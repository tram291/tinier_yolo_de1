==> flow/design.v <==
module Multiply (a, b, result);
  input [15:0] a, b;
  output [15:0] result;
  wire [10:0] c1, c2;
  wire [21:0] temp, temp1;
  wire [15:0] re, fb;
  wire [4:0] ex;
  assign re[15] = a[15] ^ b[15];
  assign c1[10] = 1;
  assign c1[9:0] = a[9:0];
  assign c2[10] = 1;
  assign c2[9:0] = b[9:0];
  assign temp = c1 * c2;
  assign ex = temp[21] ? 5'h1f:  
              temp[20] ? 5'd0:
              temp[19] ? 5'd1:
              temp[18] ? 5'd2:
              temp[17] ? 5'd3:
              temp[16] ? 5'd4:
              temp[15] ? 5'd5:
              temp[14] ? 5'd6:
              temp[13] ? 5'd7:
              temp[12] ? 5'd8:
              temp[11] ? 5'd9:
              temp[10] ? 5'd10:
              temp[9] ? 5'd11:
              temp[8] ? 5'd12:
              temp[7] ? 5'd13:
              temp[6] ? 5'd14:
              temp[5] ? 5'd15:
              temp[4] ? 5'd16:
              temp[3] ? 5'd17:
              temp[2] ? 5'd18:
              temp[1] ? 5'd19: 5'd20;
  assign temp1 = temp << (ex == 5'h1f ? 1: (ex + 2));
  assign re[9:0] = temp1[21:12];
  assign re[14:10] = a[14:10] + b[14:10] - 5'd15 - ex;
  assign result = (a == 0 || b == 0) ? 0:re;
endmodule
module add_float (
  a, b, c
);
  input wire [15:0] a;
  input wire [15:0] b;
  output wire [15:0] c;
  wire [11:0] temp_mantisa_a1, temp_mantisa_b1, temp_mantisa_a2, temp_mantisa_b2, sum;
  wire [4:0] exponent;
  wire aIsLarger;
  float_larger fl (.a(a), .b(b), .isLarger(aIsLarger));
  assign temp_mantisa_a1 = a[9:0] | 11'h400;
  assign temp_mantisa_b1 = b[9:0] | 11'h400;
  assign temp_mantisa_a2 = aIsLarger ? temp_mantisa_a1 : temp_mantisa_a1 >> (b[14:10] - a[14:10]);
  assign temp_mantisa_b2 = ~aIsLarger ? temp_mantisa_b1 : temp_mantisa_b1 >> (a[14:10] - b[14:10]);
  assign sum = (a[15] ? (~temp_mantisa_a2 + 1) : temp_mantisa_a2) + (b[15] ? (~temp_mantisa_b2 + 1) : temp_mantisa_b2);
  assign exponent = sum[11] ? -1 :
                    sum[10] ? 4'd0 :
                    sum[9] ? 4'd1 :
                    sum[8] ? 4'd2 :
                    sum[7] ? 4'd3 :
                    sum[6] ? 4'd4 :
                    sum[5] ? 4'd5 :
                    sum[4] ? 4'd6 :
                    sum[3] ? 4'd7 :
                    sum[2] ? 4'd8 :
                    sum[1] ? 4'd9 : 
                    sum[0] ? 4'd10 : 4'd11;
  assign c[15] = aIsLarger ? a[15] : b[15];
  assign c[14:10] = exponent == 4'd11 ? 0 : ((aIsLarger ? a[14:10] : b[14:10]) - exponent);
  assign c[9:0]  = sum << exponent;
endmodule
module float_larger (
  a, b, isLarger
);
  input [15:0] a, b;
  output isLarger;
  wire isEqualSign, isSign, isEx, isEqualEx, isMan;
  assign isEqualSign = a[15] ~^ b[15];
  assign isSign = ~a[15] & b[15];
  assign isEx   = a[14:10] > b[14:10];
  assign isEqualEx   = a[14:10] == b[14:10];
  assign isMan = a[9:0] > b[9:0];
  assign isLarger = isSign | (isEqualSign & (isEx | (isEqualEx & isMan)));
endmodule
module resize_datapath (
  clk,
  reset_n,
  enable,
  data_in1,
  data_in2,
  scale, 
  data_out
);
  input wire [15:0] data_in1, data_in2, scale;
  input wire clk, reset_n, enable;
  output reg [15:0] data_out;
  wire [15:0] fsum, fproduct1, fproduct2, sub_scale;
  Multiply  m1(.a(data_in2), .b(scale), .result(fproduct1));
  sub_float sf (.a(16'h3C00), .b(scale), .c(sub_scale));           
  Multiply  m2(.a(data_in1), .b(sub_scale), .result(fproduct2));
  add_float af (.a(fproduct1), .b(fproduct2), .c(fsum));           
  always @(posedge clk or negedge reset_n) begin
      if (~reset_n) begin
          data_out <= 0;
      end
      else begin
        if (enable) begin
          data_out = fsum;
        end
      end
  end
endmodule
module sub_float(
  a, b, c
);
  input wire [15:0] a, b;
  output wire [15:0] c;
  wire [15:0] n_b;
  assign n_b[15] = 1;
  assign n_b[14:0] = b[14:0];
  add_float a1(.a(a), .b(n_b), .c(c));
endmodule
Reports on resize_datapath
What the tools print for resize_datapath, step after step.
Lines are those of the file above, counted from 1.
Operators carry their Yosys type and port widths (W data, S select, Z words).
Cell names lack the library's common part.
The mark - stands for no value.
- top module: resize_datapath
- clock: clk
- cell library: sky130hd
- timing corner: tt_025C_1v80

Elaborated design
Source: Yosys, flattened and elaborated, memories not mapped. Widths are those after wreduce; folded enables and synchronous resets count as part of the registers. Registers that Yosys merges into a memory's read port (data or address) are not register bits. Print and check cells do not count. Equal cells are merged and count once.
- noted cells after elaboration: 130
- bits in registers: 16
- noted $lt $le $gt $ge: 2
- $mul: 2
- noted add/sub/neg operators: 18
- bitwise logic cells: 11
- mux-type cells at 78
- noted reductions and logical operators: 6
- noted shifts and indexed selects: 7
- equal/unequal tests: 5
- operator list (operator ; number):
    $mul A11 B11 Y22 ; 2
    $mux W5 ; 57
    $logic_not A16 Y1 ; 4
    $shl A22 B32 Y22 ; 2
    $mux W32 ; 2
    $mux W12 ; 4
    $shr A11 B5 Y12 ; 3
    $add A12 B1 Y12 const B ; 3
    $not A12 Y12 ; 3
    $mux W16 ; 2
    $sub A5 B5 Y5 ; 5
    $shl A12 B5 Y10 ; 2
    $mux W4 ; 6
    $add A11 B12 Y12 const A ; 1
    $add A12 B12 Y12 ; 1
    $add A5 B2 Y6 const B ; 2
    $gt A10 B10 Y1 ; 1
    $sub A4 B5 Y5 const A ; 2
    $sub A5 B4 Y5 const B ; 2
    $eq A5 B4 Y1 const B ; 2
    $add A5 B5 Y5 ; 2
    $eq A5 B5 Y1 const B ; 2
    $mux W3 ; 2
    $gt A5 B5 Y1 ; 1
    $eq A5 B5 Y1 ; 1
    $mux W2 ; 2
    $and A1 B1 Y1 ; 3
    $mux W1 ; 3
Not listed: further kinds 5, cells in them 7.

Depth
Yosys ltp: most cells in a row. Word level: on the elaborated netlist, between registers, memories and ports. Mapped: between sequential cells and ports; inverters and the memories' decode and read muxes count.
- noted word-level depth: 68
- noted ABC_AREA: 0
- noted gate-level depth with buffers: 105
- noted gate-level depth less buffers: 92

Netlist
Source: synth_stat.txt of the flow (Yosys; design flattened, memories mapped). It holds for the ABC_AREA given above (unset counts as 0); a run with the other value may have another netlist.
- cells by type (cell type ; number):
    fa_1 ; 174
    ha_1 ; 168
    inv_1 ; 295
    and2_1 ; 148
    nand2_1 ; 209
    a21oi_1 ; 132
    nor2_1 ; 172
    xnor2_1 ; 59
    mux2i_1 ; 48
    o21ai_0 ; 95
    dfrtp_1 ; 16
    clkbuf_1 ; 93
    a211oi_1 ; 45
    nand3_1 ; 65
    nor3_1 ; 65
    o211ai_1 ; 36
    a21o_1 ; 35
    mux2_2 ; 21
Other cell types: 95; their cells: 639.
- cell count at 2515
- noted flip-flop cells: 16
- mapped area at 18705.4 um^2
- noted buffer cells: 134
By module: a second synthesis without flattening, with its own total; a netlist apart from the flattened one above.
- noted cell total of the unflattened synthesis: 2543
- noted area (unflattened synthesis): 19949.1 um^2
Each row is one instance without its submodules.
- modules (module ; cells ; area (um^2) ; sequential area (um^2) ; instances):
    Multiply ; 755 ; 6095.8 ; 0.0 ; 2
    add_float ; 443 ; 3136.8 ; 0.0 ; 2
    float_larger ; 55 ; 411.6 ; 0.0 ; 2
    resize_datapath ; 36 ; 656.9 ; 400.4 ; 1
    sub_float ; 1 ; 3.8 ; 0.0 ; 1

Timing after synthesis
Path of least setup slack by OpenSTA after synthesis, without wires, with an ideal clock, recovery checks aside; 20% of the period is set as input and as output delay. Where synthesis merged equal registers, the netlist keeps one of their names.
- path type: input-to-reg
- start point: input scale[10]
- end point: register data_out[14]
- period: 37.1 ns
- arrival at 27.255 ns
- noted delay of the path: 19.917 ns
- setup slack at 9.763 ns
- noted path buffers: 13
- noted stages: 96
- launch time at the first pin at 7.420 ns
- synthesis period reached at 27.337 ns
"delay of the path" is the arrival time less input delay plus setup time.
"stages": output pins that drive a net of the path, with the launching flip-flop's if there is one; two outputs of one cell count as two.
"synthesis period reached" = period - worst setup slack (recovery checks aside). The figure is calculated, with input and output delays left at 20% of the set period.
Between the ends stands the longest chain of elaborated cells between them, by number of cells; it is not shown to be the way that was timed. Of several equally long chains one is given.
A line is the first line of the expression or statement that the cell stems from. Yosys adds cells for indexed reads and writes and turns some case tables into memories.
- cell sequence: buf_6 buf_6 mux4_2 a221o_1 clkinv_2 ha_1 clkbuf_1 o31ai_1 nor4_1 xnor2_1 a211oi_1 a21oi_1 a21oi_2 inv_1 mux2i_1 o31ai_1 nor2_1 a21oi_1 (+60 left out) a21oi_1 o21bai_1 a21oi_1 nand2b_1 a311oi_1 a211oi_1 o211ai_2 xnor2_2 buf_2 nand2b_1 ha_1 inv_1 fa_1 a21o_1 a21oi_1 xnor2_1 or3b_1 a31oi_1
- cells in the longest elaborated chain: 68
- elaborated cells on any way between the ends: 98
- noted source lines of those cells: 48
- RTL lines, path after synthesis (element ; RTL line ; text):
    start: declaration ; 93 ; input wire [15:0] data_in1, data_in2, scale;
    $sub A4 B5 Y5 ; 53 ; assign temp_mantisa_b2 = ~aIsLarger ? temp_mantisa_b1 : temp_mantisa_b1 >> (a[14:10] - b[14:10]);
    $shr A11 B5 Y12 ; 53 ;
    $not A12 Y12 ; 54 ; assign sum = (a[15] ? (~temp_mantisa_a2 + 1) : temp_mantisa_a2) + (b[15] ? (~temp_mantisa_b2 + 1) : temp_manti ...
    $add A12 B1 Y12 ; 54 ;
    $add A11 B12 Y12 ; 54 ;
    $mux W1 ; 66 ; sum[0] ? 4'd10 : 4'd11;
    $mux W2 ; 65 ; sum[1] ? 4'd9 :
    (+54 left out) ; - ;
    $mux W5 ; 59 ; sum[7] ? 4'd3 :
    $mux W5 ; 58 ; sum[8] ? 4'd2 :
    $mux W5 ; 57 ; sum[9] ? 4'd1 :
    $mux W5 ; 56 ; sum[10] ? 4'd0 :
    $mux W5 ; 55 ; assign exponent = sum[11] ? -1 :
    $sub A5 B5 Y5 ; 68 ; assign c[14:10] = exponent == 4'd11 ? 0 : ((aIsLarger ? a[14:10] : b[14:10]) - exponent);
    $mux W5 ; 68 ;
    end: assignment ; 103 ; data_out <= 0;
    end: assignment ; 107 ; data_out = fsum;
    end: declaration ; 95 ; output reg [15:0] data_out;

Timing after layout
Path of least setup slack in the final report of run 1 (OpenROAD, finished layout, wires in). Where an end is a register, its clock arrival counts in the times.
- path type: input-to-reg
- start point: input scale[5]
- end point: register data_out[14]
- setup slack at 7.83 ns
- noted stages: 83
- launch time at the first pin at 8.08 ns
- period: 40.4 ns
- noted path buffers: 2
- arrival at 32.74 ns
Between the ends stands the longest chain of elaborated cells between them, by number of cells; it is not shown to be the way that was timed. Of several equally long chains one is given.
- cell sequence: clkdlybuf4s50_1 mux4_2 a221o_1 clkinv_2 ha_1 o31ai_1 nor4_1 xnor2_1 a211oi_1 a21oi_1 a21oi_2 inv_1 mux2i_1 o31ai_1 and2_1 nand2_1 fa_1 fa_1 (+47 left out) o21bai_1 a21oi_1 o21bai_1 a21oi_1 nand2b_1 a311oi_1 a211oi_1 o211ai_2 xnor2_2 nand2b_1 ha_1 inv_1 fa_1 a21o_1 a21oi_1 xnor2_1 or3b_1 a31oi_1
- cells in the longest elaborated chain: 67
- elaborated cells on any way between the ends: 117
- noted source lines of those cells: 48
- RTL lines, path after layout (element ; RTL line ; text):
    start: declaration ; 93 ; input wire [15:0] data_in1, data_in2, scale;
    $shr A11 B5 Y12 ; 53 ; assign temp_mantisa_b2 = ~aIsLarger ? temp_mantisa_b1 : temp_mantisa_b1 >> (a[14:10] - b[14:10]);
    $not A12 Y12 ; 54 ; assign sum = (a[15] ? (~temp_mantisa_a2 + 1) : temp_mantisa_a2) + (b[15] ? (~temp_mantisa_b2 + 1) : temp_manti ...
    $add A12 B1 Y12 ; 54 ;
    $add A11 B12 Y12 ; 54 ;
    $mux W1 ; 66 ; sum[0] ? 4'd10 : 4'd11;
    $mux W2 ; 65 ; sum[1] ? 4'd9 :
    $mux W2 ; 64 ; sum[2] ? 4'd8 :
    (+53 left out) ; - ;
    $mux W5 ; 59 ; sum[7] ? 4'd3 :
    $mux W5 ; 58 ; sum[8] ? 4'd2 :
    $mux W5 ; 57 ; sum[9] ? 4'd1 :
    $mux W5 ; 56 ; sum[10] ? 4'd0 :
    $mux W5 ; 55 ; assign exponent = sum[11] ? -1 :
    $sub A5 B5 Y5 ; 68 ; assign c[14:10] = exponent == 4'd11 ? 0 : ((aIsLarger ? a[14:10] : b[14:10]) - exponent);
    $mux W5 ; 68 ;
    end: assignment ; 103 ; data_out <= 0;
    end: assignment ; 107 ; data_out = fsum;
    end: declaration ; 95 ; output reg [15:0] data_out;

Subject: flow runs of resize_datapath

Hi,

Below are 2 stored runs of the flow (Yosys, OpenROAD; platform sky130hd) on resize_datapath, each with its settings and what was measured, unordered. Constraints: input delay and output delay 20% of the set period each, output load 0.01 pF.
"allowed time less slack (worst setup path)": the worst setup path's part of the clock period (all of it between registers, 20% less for each end at a port) less its slack. A launch clock that arrives late makes it longer, a capture clock that arrives late makes it shorter.

Run 1

==> flow/run.sh <==
#!/bin/bash
# the make line also repeats the synthesis and layout settings of config.mk as NAME=value (left out here)
make -C /OpenROAD-flow-scripts/flow DESIGN_CONFIG=/design/flow/config.mk WORK_HOME=/design/flow/orfs CLKGATE_MAP_FILE= finish
==> flow/config.mk <==
export PLATFORM = sky130hd
export DESIGN_NAME = resize_datapath
export DESIGN_NICKNAME = resize_datapath
export VERILOG_FILES = /design/flow/design.v
export SDC_FILE = /design/flow/constraint.sdc
export NUM_CORES = 4
export LEC_CHECK = 0
export CAP_MARGIN = 10
export CORE_ASPECT_RATIO = 0.85
export CORE_MARGIN = 7
export CORE_UTILIZATION = 17
export CTS_CLUSTER_DIAMETER = 185
export CTS_CLUSTER_SIZE = 55
export MIN_ROUTING_LAYER = met1
export PLACE_DENSITY_LB_ADDON = 0.18
export SETUP_SLACK_MARGIN = -2.0
export SLEW_MARGIN = 20
==> flow/constraint.sdc <==
create_clock -name core_clock -period 40.4 [get_ports {clk}]
set_input_delay 8.0800 -clock core_clock [delete_from_list [all_inputs] [get_ports {clk}]]
set_output_delay 8.0800 -clock core_clock [all_outputs]
set_load 0.01 [all_outputs]

Measured in run 1:
- noted the allowed time less slack (worst setup path): 24.49 ns
- kind of the worst setup path: input-to-reg
- chip area after synthesis (Yosys): 18705.4 um^2
- lowest hold slack: 0.507 ns
- overall die area at 119546.0 um^2
- worst slack on setup checks: 7.831 ns
- summed negative setup slack at 0.000 ns
- post-route utilization: 0.192

Run 2

==> flow/run.sh <==
#!/bin/bash
# the make line also repeats the synthesis and layout settings of config.mk as NAME=value (left out here)
make -C /OpenROAD-flow-scripts/flow DESIGN_CONFIG=/design/flow/config.mk WORK_HOME=/design/flow/orfs CLKGATE_MAP_FILE= finish
==> flow/config.mk <==
export PLATFORM = sky130hd
export DESIGN_NAME = resize_datapath
export DESIGN_NICKNAME = resize_datapath
export VERILOG_FILES = /design/flow/design.v
export SDC_FILE = /design/flow/constraint.sdc
export NUM_CORES = 4
export LEC_CHECK = 0
export CAP_MARGIN = 20
export CORE_MARGIN = 2
export CORE_UTILIZATION = 40
export SLEW_MARGIN = 20
==> flow/constraint.sdc <==
create_clock -name core_clock -period 18.2 [get_ports {clk}]
set_input_delay 3.6400 -clock core_clock [delete_from_list [all_inputs] [get_ports {clk}]]
set_output_delay 3.6400 -clock core_clock [all_outputs]
set_load 0.01 [all_outputs]

Measured in run 2:
- noted the allowed time less slack (worst setup path): 17.38 ns
- kind of the worst setup path: input-to-reg
- chip area after synthesis (Yosys): 18705.4 um^2
- lowest hold slack: 0.508 ns
- overall die area at 48510.1 um^2
- worst slack on setup checks: -2.820 ns
- summed negative setup slack at -31.631 ns
- post-route utilization: 0.624

Regards
